==> flow/design.v <==
module RS232_Rx (
    reset_neg,
    clock,
    rx_receiver,
    rx_dataout_ready,
    rx_dataout,
    rx_endofpacket,
    rx_Idle,
    Exe_LogicImp
);
parameter HIGH = 1'b1;
parameter LOW = 1'b0;
parameter CLOCK_FREQ = 100000000;  
parameter BAUD_RATE = 115200;  
parameter BAUD_RATE_8X = BAUD_RATE * 8;
parameter BAUD_8X_ACC_WIDTH = 16;
input reset_neg;
input clock;
input rx_receiver;
input Exe_LogicImp;
output rx_dataout_ready;
output [7:0] rx_dataout;
output rx_endofpacket;  
output rx_Idle;  
wire [BAUD_8X_ACC_WIDTH:0] Baud_8X_Incr;
reg [BAUD_8X_ACC_WIDTH:0] Baud_8X_Acc;
assign Baud_8X_Incr = ((BAUD_RATE_8X << (BAUD_8X_ACC_WIDTH - 7)) + (CLOCK_FREQ >> 8)) / (CLOCK_FREQ >> 7);
always @(posedge clock or negedge reset_neg) begin
    if (reset_neg == LOW) begin
        Baud_8X_Acc <= {(BAUD_8X_ACC_WIDTH + 1){LOW}};
    end
    else if (Exe_LogicImp == 1'b1) begin
        Baud_8X_Acc <= {(BAUD_8X_ACC_WIDTH + 1){LOW}};
    end
    else begin
        Baud_8X_Acc <= Baud_8X_Acc[BAUD_8X_ACC_WIDTH - 1:0] + Baud_8X_Incr;
    end
end
wire Baud_Pulse_8x = Baud_8X_Acc[BAUD_8X_ACC_WIDTH];
reg [1:0] Rx_Sync;
always @(posedge clock or negedge reset_neg) begin
    if (reset_neg == LOW) begin
        Rx_Sync <= 2'b11;
    end
    else if (Exe_LogicImp == 1'b1) begin
        Rx_Sync <= 2'b11;
    end
    else if (Baud_Pulse_8x) begin
        Rx_Sync <= {Rx_Sync[0], rx_receiver};
    end
end
reg [1:0] Rx_Count;
reg Rx_Bit;
always @(posedge clock or negedge reset_neg) begin
    if (reset_neg == LOW) begin
        Rx_Count <= 2'b11;
        Rx_Bit <= HIGH;
    end
    else if (Exe_LogicImp == 1'b1) begin
        Rx_Count <= 2'b11;
        Rx_Bit <= HIGH;
    end
    else if (Baud_Pulse_8x) begin
        if (Rx_Sync[1] && Rx_Count != 2'b11) begin
            Rx_Count <= Rx_Count + 2'h1;
        end
        else if (~Rx_Sync[1] && Rx_Count != 2'b00) begin
            Rx_Count <= Rx_Count - 2'h1;
        end
        if (Rx_Count == 2'b00) begin
            Rx_Bit <= 1'b0;
        end
        else if (Rx_Count == 2'b11) begin
            Rx_Bit <= 1'b1;
        end
    end
end
reg [3:0] State;
reg [3:0] Bit_Spacing;
wire next_bit = (Bit_Spacing == 4'd10);
always @(posedge clock or negedge reset_neg) begin
    if (reset_neg == LOW) begin
        Bit_Spacing <= 4'b0000;
    end
    else if (Exe_LogicImp == 1'b1) begin
        Bit_Spacing <= 4'b0000;
    end
    else if (State == 0) begin
        Bit_Spacing <= 4'b0000;
    end
    else if (Baud_Pulse_8x) begin
        Bit_Spacing <= {Bit_Spacing[2:0] + 4'b0001} | {Bit_Spacing[3], 3'b000};
    end
end
always @(posedge clock or negedge reset_neg) begin
    if (reset_neg == LOW) begin
        State <= 4'b0000;
    end
    else if (Exe_LogicImp == 1'b1) begin
        State <= 4'b0000;
    end
    else if (Baud_Pulse_8x) begin
        case(State)
            4'b0000: if (~Rx_Bit) State <= 4'b1000;  
            4'b1000: if (next_bit) State <= 4'b1001;  
            4'b1001: if (next_bit) State <= 4'b1010;  
            4'b1010: if (next_bit) State <= 4'b1011;  
            4'b1011: if (next_bit) State <= 4'b1100;  
            4'b1100: if (next_bit) State <= 4'b1101;  
            4'b1101: if (next_bit) State <= 4'b1110;  
            4'b1110: if (next_bit) State <= 4'b1111;  
            4'b1111: if (next_bit) State <= 4'b0001;  
            4'b0001: if (next_bit) State <= 4'b0000;  
            default: State <= 4'b0000;
        endcase
    end
end
reg [7:0] rx_dataout;
always @(posedge clock or negedge reset_neg) begin
    if (reset_neg == LOW) begin
        rx_dataout <= 8'h00;
    end
    else if (Exe_LogicImp == 1'b1) begin
        rx_dataout <= 8'h00;
    end
    else if (Baud_Pulse_8x && next_bit && State[3]) begin
        rx_dataout <= {Rx_Bit, rx_dataout[7:1]};
    end
end
reg rx_dataout_ready, RxD_data_error;
always @(posedge clock or negedge reset_neg) begin
    if (reset_neg == LOW) begin
        rx_dataout_ready <= LOW;
        RxD_data_error <= LOW;
    end
    else if (Exe_LogicImp == 1'b1) begin
        rx_dataout_ready <= LOW;
        RxD_data_error <= LOW;
    end
    else begin
        rx_dataout_ready <= (Baud_Pulse_8x && next_bit && State == 4'b0001 && Rx_Bit);  
        RxD_data_error <= (Baud_Pulse_8x && next_bit && State == 4'b0001 && ~Rx_Bit);  
    end
end
reg [4:0] gap_count;
always @ (posedge clock or negedge reset_neg) begin
    if (reset_neg == LOW) begin
        gap_count <= 5'h00;
    end
    else if (Exe_LogicImp == 1'b1) begin
        gap_count <= 5'h00;
    end
    else if (State != 0) begin
        gap_count <= 5'h00;
    end
    else if (Baud_Pulse_8x && ~gap_count[4]) begin
        gap_count <= gap_count + 5'h01;
    end
end
assign rx_Idle = gap_count[4];
reg rx_endofpacket;
always @(posedge clock or negedge reset_neg) begin
    if (reset_neg == LOW) begin
        rx_endofpacket <= LOW;
    end
    else if (Exe_LogicImp == 1'b1) begin
        rx_endofpacket <= LOW;
    end
    else begin
        rx_endofpacket <= Baud_Pulse_8x && (gap_count == 5'h0F);
    end
end
endmodule
## Step by step through the tools: RS232_Rx

Tool output for the design above, in the order of the flow.
Lines are those of the file above, counted from 1.
Library cell names are shortened.
Not given: --

| inputs | value |
|---|---|
| design top | RS232_Rx |
| clock | clock |
| standard-cell library | sky130hd |
| library corner | tt_025C_1v80 |

## Elaborated design

Source: Yosys, flattened and elaborated, memories not mapped. Widths are those after wreduce. Registers that Yosys merges into a memory's read port (data or address) are not register bits. Print and check cells do not count. Equal cells are merged and count once.

| cells by class | value |
|---|---|
| equal/unequal tests | 23 |
| add/sub/neg operators | 5 |
| reduce/logical cells | 21 |
| muxes and demuxes | 34 |
| bitwise gates (word level) | 3 |

Operators by type and width:

| operator | number |
|---|---|
| 4-bit two-way mux | 15 |
| 4-bit case mux with 10-bit select | 1 |
| 4-bit equality test (second input constant) | 9 |
| 3-bit != test (second input constant) | 10 |
| 16-bit by 10-bit adder with 17-bit output (second input constant) | 1 |
| 17-bit two-way mux | 1 |
| 8-bit two-way mux | 2 |
| 5-bit two-way mux | 3 |
| 3-bit nonzero test | 4 |
| 2-bit two-way mux | 6 |
| 11-bit AND reduction | 1 |
| 1-bit logical AND | 8 |
| 2-bit nonzero test | 3 |
| 1-bit two-way mux | 6 |
| 5-bit by 1-bit adder with 5-bit output (second input constant) | 1 |
| 5-bit by 4-bit equality test with 1-bit output (second input constant) | 1 |
| 2-bit AND reduction | 2 |
| 3-bit by 1-bit adder with 4-bit output (second input constant) | 1 |
| 4-bit by 1-bit equality test with 1-bit output (second input constant) | 1 |
| 4-bit OR | 1 |
| 4-bit zero test | 1 |
| 4-bit nonzero test | 1 |
| 1-bit inverter | 2 |
| 2-bit by 1-bit adder with 2-bit output (second input constant) | 1 |
| 2-bit by 1-bit subtractor with 2-bit output (second input constant) | 1 |
| 2-bit equality test (second input constant) | 1 |
| 2-bit != test (second input constant) | 1 |
| 2-bit zero test | 1 |

| bit counts | value |
|---|---|
| elaborated cells | 96 |
| bits of input ports | 4 |
| flip-flop bits (word level) | 45 |

## Depth

Depth = most cells in a row (Yosys ltp): at word level without a register or memory, in the mapped netlist without a sequential cell, where the memories' decode and read muxes count.

| depth | value |
|---|---|
| depth in word-level cells | 6 |
| ABC_AREA | 0 |
| gate-level depth with buffers | 7 |
| gate-level depth less buffers | 6 |

## Synthesis result

The flow's flattened synthesis, as Yosys stat reports it; memories are mapped. The netlist is that of the ABC_AREA named above (0 if unset); the other value can give another one.

Cells by type:

| cell type | number |
|---|---|
| dfrtp_1 | 38 |
| dfstp_2 | 5 |
| a21oi_1 | 22 |
| nor2_1 | 23 |
| nand2_1 | 18 |
| ha_1 | 5 |
| nand3_1 | 9 |
| nand2b_1 | 7 |
| o21ai_0 | 8 |
| nor2b_1 | 5 |
| or3_1 | 5 |
| a311oi_4 | 1 |
| inv_1 | 7 |
| xnor2_1 | 3 |
| xor2_1 | 3 |
| mux2_2 | 2 |
| a31oi_4 | 1 |
| mux2i_1 | 2 |

Not listed: further types 32, cells in them 47.

| mapped netlist | value |
|---|---|
| mapped area | 2,114.5 µm² |
| mapped flip-flops | 43 |
| sequential part of the area | 1,082.3 µm² |
| buffer cells | 10 |
| cell count | 211 |

## Worst setup path after synthesis

Source: OpenSTA report_checks on the synthesized netlist (no wires, ideal clock, input and output delay 20% of the period each), path of least setup slack; recovery checks are left aside. Register names are those of the netlist, which keeps one name where synthesis merged equal registers.

| path post-synthesis | value |
|---|---|
| kind | register to register |
| start | register State[1] |
| end | register State[2] |
| arrival | 1,510 ps |
| setup time | 121 ps |
| path slack | 209 ps |
| path delay | 1,631 ps |
| stages | 6 |
| time at the first pin | 0 ps |
| clock period | 1,840 ps |
| period reached after synthesis | 1,631 ps |

"path delay" = arrival - input delay + setup time.
"stages" counts driving pins, that of a launching flip-flop among them; a cell with two outputs on the path counts twice.
"period reached after synthesis" is the clock period less the worst setup slack; recovery checks do not enter. This is arithmetic on one report: input and output delays are still those of the set period (20% each).
The rows between start and end are the longest chain of elaborated cells between them; the timing report does not say that the signal goes this way. Where chains are equally long, one stands for them.
A line is the first line of the expression or statement that the cell stems from. Yosys adds cells for indexed reads and writes and turns some case tables into memories.
At most two assigning lines are given for a register; there are more.

| on the way, post-synthesis | value |
|---|---|
| path through | dfrtp_1 buf_6 or3b_4 a311oi_4 nor2_1 o22a_1 |
| cells in the longest elaborated chain | 4 |
| elaborated cells between the ends (all ways) | 24 |

Ends and longest elaborated chain, post-synthesis:

| what | RTL line | source |
|---|---|---|
| start: declaration | 78 | `reg [3:0] State;` |
| start: assignment | 97 | `State <= 4'b0000;` |
| start: assignment | 100 | `State <= 4'b0000;` |
| 4-bit by 1-bit equality test with 1-bit output | 103 | `case(State)` |
| 4-bit case mux with 10-bit select | 103 |  |
| 4-bit two-way mux | 102 | `else if (Baud_Pulse_8x) begin` |
| 4-bit two-way mux | 99 | `else if (Exe_LogicImp == 1'b1) begin` |
| end: assignment | 97 |  |
| end: assignment | 100 |  |
| end: declaration | 78 |  |

## Worst path after layout

From the final timing report of run 1: the path of least setup slack in the routed layout; clock arrival at registers is part of the times.
The report prints the path's times to 10 ps; the period is as set.

| path after layout | value |
|---|---|
| kind | register to register |
| start | register Baud_8X_Acc[2] |
| end | register Baud_8X_Acc[11] |
| stages | 6 |
| setup time | 110 ps |
| clock period | 1,490 ps |
| path slack | -120 ps |
| arrival | 1,780 ps |
| time at the first pin | 280 ps |

The rows between start and end are the longest chain of elaborated cells between them; the timing report does not say that the signal goes this way. Where chains are equally long, one stands for them.
At most two assigning lines are given for a register; there are more.

| on the way, after layout | value |
|---|---|
| path through | dfrtp_1 buf_6 or4_4 a31oi_4 nor2b_2 mux2_4 |
| cells in the longest elaborated chain | 2 |
| elaborated cells between the ends (all ways) | 2 |
| source lines of those cells | 2 |

Ends and longest elaborated chain, after layout:

| what | RTL line | source |
|---|---|---|
| start: declaration | 26 | `reg [BAUD_8X_ACC_WIDTH:0] Baud_8X_Acc;` |
| start: assignment | 30 | `Baud_8X_Acc <= {(BAUD_8X_ACC_WIDTH + 1){LOW}};` |
| start: assignment | 33 | `Baud_8X_Acc <= {(BAUD_8X_ACC_WIDTH + 1){LOW}};` |
| 16-bit by 10-bit adder with 17-bit output | 36 | `Baud_8X_Acc <= Baud_8X_Acc[BAUD_8X_ACC_WIDTH - 1:0] + Baud_8X_Incr;` |
| 17-bit two-way mux | 32 | `else if (Exe_LogicImp == 1'b1) begin` |
| end: assignment | 30 |  |
| end: assignment | 33 |  |
| end: declaration | 26 |  |

Top module RS232_Rx; platform sky130hd; tools Yosys and OpenROAD; 2 stored runs in no particular order. Input and output delays are each 20% of the period that was set; the output load is 0.01 pF.
By "period reached" is meant the clock period of the run minus its worst setup slack. This is arithmetic on one report: input and output delays are still those of the set period (20% each).
"time of the worst setup path" means the part of the period allowed to the worst setup path (the constraints hold back 20% at inputs and 20% at outputs) less its slack; where the path has registers, the arrival times of their clocks count too.
"overall power": no workload was simulated; the value follows from the tool's default switching activity.
"time of the worst setup path" is known to 10 ps.

#### Run 1

| setting | value |
|---|---|
| period_ns | `1.49` |
| CORE_UTILIZATION | `26` |
| SETUP_SLACK_MARGIN | `0.35` |
| PLACE_DENSITY_LB_ADDON | `0.24` |
| CORE_MARGIN | `8` |
| CELL_PAD_IN_SITES_GLOBAL_PLACEMENT | `1` |
| CTS_CLUSTER_SIZE | `33` |
| CTS_CLUSTER_DIAMETER | `222` |
| SLEW_MARGIN | `20` |
| MIN_ROUTING_LAYER | `met1` |
| MAX_ROUTING_LAYER | `met5` |
| CAP_MARGIN | `20` |

| result | value |
|---|---|
| netlist area reported by Yosys | 2,114.5 µm² |
| full die area | 11,274.2 µm² |
| standard-cell area of the final layout | 3,230.6 µm² |
| post-layout utilization | 40.1 % |
| lowest setup slack | -119 ps |
| final setup TNS | -432 ps |
| overall power | 2.511 mW |
| period reached | 1,609 ps |
| time of the worst setup path | 1,610 ps |
| critical path type | register to register |

#### Run 2

| setting | value |
|---|---|
| period_ns | `1.26` |
| CORE_UTILIZATION | `32` |
| PLACE_DENSITY_LB_ADDON | `0.0` |
| CELL_PAD_IN_SITES_DETAIL_PLACEMENT | `0` |
| TNS_END_PERCENT | `40` |
| ABC_AREA | `0` |
| GPL_ROUTABILITY_DRIVEN | `0` |
| CAP_MARGIN | `10` |
| MAX_ROUTING_LAYER | `met4` |
| CORE_MARGIN | `2` |
| SLEW_MARGIN | `20` |

| result | value |
|---|---|
| netlist area reported by Yosys | 2,114.5 µm² |
| full die area | 7,274.4 µm² |
| standard-cell area of the final layout | 3,090.5 µm² |
| post-layout utilization | 48.4 % |
| lowest setup slack | -335 ps |
| final setup TNS | -4,695 ps |
| overall power | 2.802 mW |
| period reached | 1,595 ps |
| time of the worst setup path | 1,590 ps |
| critical path type | register to register |
