==> flow/design.v <==
module RS232_Tx (
    clock,
    reset_neg,
    tx_datain_ready,
    Present_Processing_Completed,
    tx_datain,
    tx_transmitter,
    tx_transmitter_valid
);
parameter HIGH = 1'b1;
parameter LOW = 1'b0;
parameter CLOCK_FREQ = 100000000;  
parameter BAUD_RATE = 115200;  
parameter REG_INPUT = 1;  
parameter BAUD_ACC_WIDTH = 16;
input reset_neg;
input clock;
input tx_datain_ready;
input Present_Processing_Completed;
input [7:0] tx_datain;
output tx_transmitter;
output tx_transmitter_valid;
reg tx_transmitter;
wire [BAUD_ACC_WIDTH:0] Baun_Inc;
reg [BAUD_ACC_WIDTH:0] Baud_Acc;
assign Baun_Inc = ((BAUD_RATE << (BAUD_ACC_WIDTH - 4)) + (CLOCK_FREQ >> 5)) / (CLOCK_FREQ >> 4);
wire Baud_Pulse = Baud_Acc[BAUD_ACC_WIDTH];
always @ (posedge clock or negedge reset_neg) begin
    if (reset_neg == LOW) begin
        Baud_Acc <= {(BAUD_ACC_WIDTH + 1){LOW}};
    end
    else if (Present_Processing_Completed == 1'b1) begin
        Baud_Acc <= {(BAUD_ACC_WIDTH + 1){LOW}};
    end
    else if (tx_transmitter_valid) begin
        Baud_Acc <= Baud_Acc[BAUD_ACC_WIDTH - 1:0] + Baun_Inc;
    end
end
reg [3:0] State;
wire tx_Xfer_Ready = (State == 0);
assign tx_transmitter_valid = ~tx_Xfer_Ready;
reg [7:0] tx_data_reg;
always @ (posedge clock or negedge reset_neg) begin
    if (reset_neg == LOW) begin
        tx_data_reg <= 8'hff;
    end
    else if (Present_Processing_Completed == 1'b1) begin
        tx_data_reg <= 8'hff;
    end
    else if (tx_Xfer_Ready & tx_datain_ready) begin
        tx_data_reg <= tx_datain;
    end
end
wire [7:0] Tx_Data_Byte;
assign Tx_Data_Byte = REG_INPUT ? tx_data_reg : tx_datain;
always @ (posedge clock or negedge reset_neg) begin
    if (reset_neg == LOW) begin
        State <= 4'b0000;
    end
    else if (Present_Processing_Completed == 1'b1) begin
        State <= 4'b0000;
    end
    else begin
        case(State)
            4'b0000: if(tx_datain_ready) State <= 4'b0100;
            4'b0100: if(Baud_Pulse) State <= 4'b1000;  
            4'b1000: if(Baud_Pulse) State <= 4'b1001;  
            4'b1001: if(Baud_Pulse) State <= 4'b1010;  
            4'b1010: if(Baud_Pulse) State <= 4'b1011;  
            4'b1011: if(Baud_Pulse) State <= 4'b1100;  
            4'b1100: if(Baud_Pulse) State <= 4'b1101;  
            4'b1101: if(Baud_Pulse) State <= 4'b1110;  
            4'b1110: if(Baud_Pulse) State <= 4'b1111;  
            4'b1111: if(Baud_Pulse) State <= 4'b0010;  
            4'b0010: if(Baud_Pulse) State <= 4'b0000;  
            default: if(Baud_Pulse) State <= 4'b0000;
        endcase
    end
end
reg MuxBit;
always @ (State or Tx_Data_Byte) begin
    case (State[2:0])
        3'd0: MuxBit <= Tx_Data_Byte[0];
        3'd1: MuxBit <= Tx_Data_Byte[1];
        3'd2: MuxBit <= Tx_Data_Byte[2];
        3'd3: MuxBit <= Tx_Data_Byte[3];
        3'd4: MuxBit <= Tx_Data_Byte[4];
        3'd5: MuxBit <= Tx_Data_Byte[5];
        3'd6: MuxBit <= Tx_Data_Byte[6];
        3'd7: MuxBit <= Tx_Data_Byte[7];
    endcase
end
always @ (posedge clock or negedge reset_neg) begin
    if (reset_neg == LOW) begin
        tx_transmitter <= HIGH;
    end
    else if (Present_Processing_Completed == 1'b1) begin
        tx_transmitter <= HIGH;
    end
    else begin
        tx_transmitter <= (State < 4) | (State[3] & MuxBit);  
    end
end
endmodule
Reports on RS232_Tx
The steps from the RTL of RS232_Tx to its reports follow in flow order.
Lines are those of the file above, counted from 1.
Operators: Yosys type, input widths -> output width; for muxes data width and select width s.
Library cell names are shortened.
{ "setup": {"top": "RS232_Tx", "clock": "clock", "lib": "sky130hd", "lib_corner": "tt_025C_1v80"} }

Word level
Source: Yosys, flattened and elaborated, memories not mapped. Widths are those after wreduce. Registers that Yosys merges into a memory's read port (data or address) are not register bits. Print and check cells do not count. Equal cells are merged and count once.
{ "word_totals": {"out_inout_bits": 2, "ff_bits": 30, "inputBits": 12} }
{ "classes": {"n_eq": 27, "reduce_and_logical": 5, "addsub": 1, "muxes": 19, "bitwise": 4, "cmp": 1} }
{ "ops": {"columns": ["operator", "n"], "rows": [
  ["$mux 4", 12],
  ["$pmux 4 s10", 1],
  ["$mux 17", 2],
  ["$eq 4x4->1 const B", 8],
  ["$ne 3x3->1 const B", 10],
  ["$add 16x7->17 const B", 1],
  ["$mux 8", 2],
  ["$reduce_bool 12->1", 1],
  ["$eq 3x3->1 const B", 4],
  ["$reduce_and 11->1", 1],
  ["$pmux 1 s8", 1],
  ["$eq 3x2->1 const B", 2],
  ["$lt 4x3->1 const B", 1],
  ["$eq 4x3->1 const B", 1],
  ["$logic_not 4->1", 1],
  ["$eq 3x1->1 const B", 1],
  ["$logic_not 3->1", 1],
  ["$and 1x1->1", 2],
  ["$ne 2x2->1 const B", 1],
  ["$reduce_bool 2->1", 1],
  ["$or 1x1->1", 1],
  ["$not 1->1", 1],
  ["$mux 1", 1]
]} }

Longest topological paths
Longest topological path by Yosys (ltp), each cell counted once; first at word level (registers and memories cut), then after technology mapping (sequential cells cut; the memories' decode and read muxes count).
{ "depth": {"ltp_word": 5, "ABC_AREA": 0, "ltp_mapped": 6, "mapped_depth_nobuf": 6} }

Synthesis result
The flow's flattened synthesis, as Yosys stat reports it; memories are mapped. The netlist is that of the ABC_AREA named above (0 if unset); the other value can give another one.
{ "by_type": {"columns": ["cell_type", "n"], "rows": [
  ["dfrtp_1", 21],
  ["dfstp_2", 9],
  ["a211o_1", 8],
  ["a21oi_1", 14],
  ["nor2_1", 18],
  ["and3_1", 8],
  ["mux4_2", 2],
  ["o21ai_0", 6],
  ["o41ai_1", 3],
  ["xnor2_1", 3],
  ["nand2b_1", 4],
  ["a211oi_1", 3],
  ["buf_6", 2],
  ["nor4_4", 1],
  ["a311o_1", 2],
  ["clkbuf_1", 5],
  ["inv_1", 5],
  ["nand4_1", 3]
]} }
Other cell types: 32; their cells: 44.
{ "synth_totals": {"flip_flops": 30, "seq_area_um2": 762.0, "n_buf": 11, "stdcells": 161, "yosys_area_um2": 1647.8} }

Path before layout
Path of least setup slack by OpenSTA after synthesis, without wires, with an ideal clock, recovery checks aside; 20% of the period is set as input and as output delay. Where synthesis merged equal registers, the netlist keeps one of their names.
{ "synth_timing": {"path_kind": "register to register", "start": "register Baud_Acc[0]", "end": "register Baud_Acc[10]", "path_stages": 7, "clock_period_ns": 2.49, "arrival_ns": 1.613, "t_first_pin_ns": 0.000, "n_path_buf": 0, "setup_time_ns": 0.125, "path_slack_ns": 0.752, "path_delay_ns": 1.738, "synth_period_reached_ns": 1.738} }
"path_delay_ns" = arrival - input delay + setup time.
"path_stages": output pins that drive a net of the path, with the launching flip-flop's if there is one; two outputs of one cell count as two.
"synth_period_reached_ns" = period - worst setup slack (recovery checks aside). The figure is calculated, with input and output delays left at 20% of the set period.
Between the ends stands the longest chain of elaborated cells between them, by number of cells; it is not shown to be the way that was timed. Of several equally long chains one is given.
Each line given opens the expression or statement behind the cell; cells for indexed reads and writes are added by Yosys, which also makes memories of some case tables.
At most two assigning lines are given for a register; there are more.
{ "synth_via": {"path_cell_list": "dfrtp_1 -> inv_1 -> ha_1 -> nand2b_1 -> a21oi_1 -> nor3b_1 -> mux2_4", "elab_chain_cells": 3, "cone_cells": 3} }
{ "synth_lines": {"columns": ["item", "line_no", "text"], "rows": [
  ["from (decl)", 25, "reg [BAUD_ACC_WIDTH:0] Baud_Acc;"],
  ["from (assign)", 30, "Baud_Acc <= {(BAUD_ACC_WIDTH + 1){LOW}};"],
  ["from (assign)", 33, "Baud_Acc <= {(BAUD_ACC_WIDTH + 1){LOW}};"],
  ["$add 16x7->17", 36, "Baud_Acc <= Baud_Acc[BAUD_ACC_WIDTH - 1:0] + Baun_Inc;"],
  ["$mux 17", 35, "else if (tx_transmitter_valid) begin"],
  ["$mux 17", 32, "else if (Present_Processing_Completed == 1'b1) begin"],
  ["to (assign)", 30, null],
  ["to (assign)", 33, null],
  ["to (decl)", 25, null]
]} }

Worst path after layout
From the final timing report of flow run A: the path of least setup slack in the routed layout; clock arrival at registers is part of the times.
{ "layout_timing": {"path_kind": "register to output", "start": "register State[0]", "end": "output tx_transmitter_valid", "n_path_buf": 1, "output_delay_ns": 0.39, "t_first_pin_ns": 0.28, "path_stages": 4, "clock_period_ns": 1.94, "arrival_ns": 1.25, "path_slack_ns": 0.30} }
Between the ends stands the longest chain of elaborated cells between them, by number of cells; it is not shown to be the way that was timed. Of several equally long chains one is given.
At most two assigning lines are given for a register; there are more.
{ "layout_via": {"path_cell_list": "dfrtp_1 -> nor4_4 -> inv_2 -> buf_6", "elab_chain_cells": 2, "cone_cells": 2} }
{ "layout_lines": {"columns": ["item", "line_no", "text"], "rows": [
  ["from (decl)", 39, "reg [3:0] State;"],
  ["from (assign)", 58, "State <= 4'b0000;"],
  ["from (assign)", 61, "State <= 4'b0000;"],
  ["$logic_not 4->1", 40, "wire tx_Xfer_Ready = (State == 0);"],
  ["$not 1->1", 41, "assign tx_transmitter_valid = ~tx_Xfer_Ready;"],
  ["to (decl)", 22, "output tx_transmitter_valid;"]
]} }

Appendix: measured runs

Flow measurements of RS232_Tx on sky130hd: 2 stored runs with different settings, listed in no order. Input and output delays are each 20% of the period that was set; the output load is 0.01 pF.
"worst setup path time (ns)" is the time allowed to the run's worst setup path (the clock period less input and output delay, where it has them) less its slack. Clock arrival times count: a late capture clock shortens it, a late launch clock lengthens it.
By "finish__power__total" is meant OpenSTA's value without simulated activity: inputs other than the clock are taken to toggle once in ten clock periods, and the tool carries that through the logic.

settings of flow run A
{
  "period_ns": 1.94,
  "CORE_UTILIZATION": 49,
  "SETUP_SLACK_MARGIN": 0.44,
  "PLACE_DENSITY_LB_ADDON": 0.09,
  "CORE_ASPECT_RATIO": 1.83,
  "CORE_MARGIN": 3,
  "CELL_PAD_IN_SITES_GLOBAL_PLACEMENT": 1,
  "CTS_CLUSTER_SIZE": 71,
  "CTS_CLUSTER_DIAMETER": 170,
  "CAP_MARGIN": 5,
  "SLEW_MARGIN": 20
}
report of flow run A
yosys chip area after synthesis (um^2): 1647.8
finish__design__die__area: 4126.4
finish__design__instance__utilization: 0.7609
finish__timing__setup__ws: 0.298
finish__timing__setup__tns: 0.000
finish__timing__hold__ws: 0.494
finish__power__total: 2.920e-03
worst setup path time (ns): 1.25
worst setup path kind: register to output

settings of flow run B
{
  "period_ns": 3.23,
  "CORE_UTILIZATION": 64,
  "PLACE_DENSITY_LB_ADDON": 0.02,
  "HOLD_SLACK_MARGIN": 0.23,
  "CORE_ASPECT_RATIO": 0.93,
  "CTS_CLUSTER_DIAMETER": 70,
  "MIN_ROUTING_LAYER": "met2",
  "CAP_MARGIN": 20,
  "CORE_MARGIN": 2,
  "SLEW_MARGIN": 20
}
report of flow run B
yosys chip area after synthesis (um^2): 1647.8
finish__design__die__area: 2996.9
finish__design__instance__utilization: 0.7642
finish__timing__setup__ws: 0.721
finish__timing__setup__tns: 0.000
finish__timing__hold__ws: 0.298
finish__power__total: 1.248e-03
worst setup path time (ns): 1.86
worst setup path kind: register to output
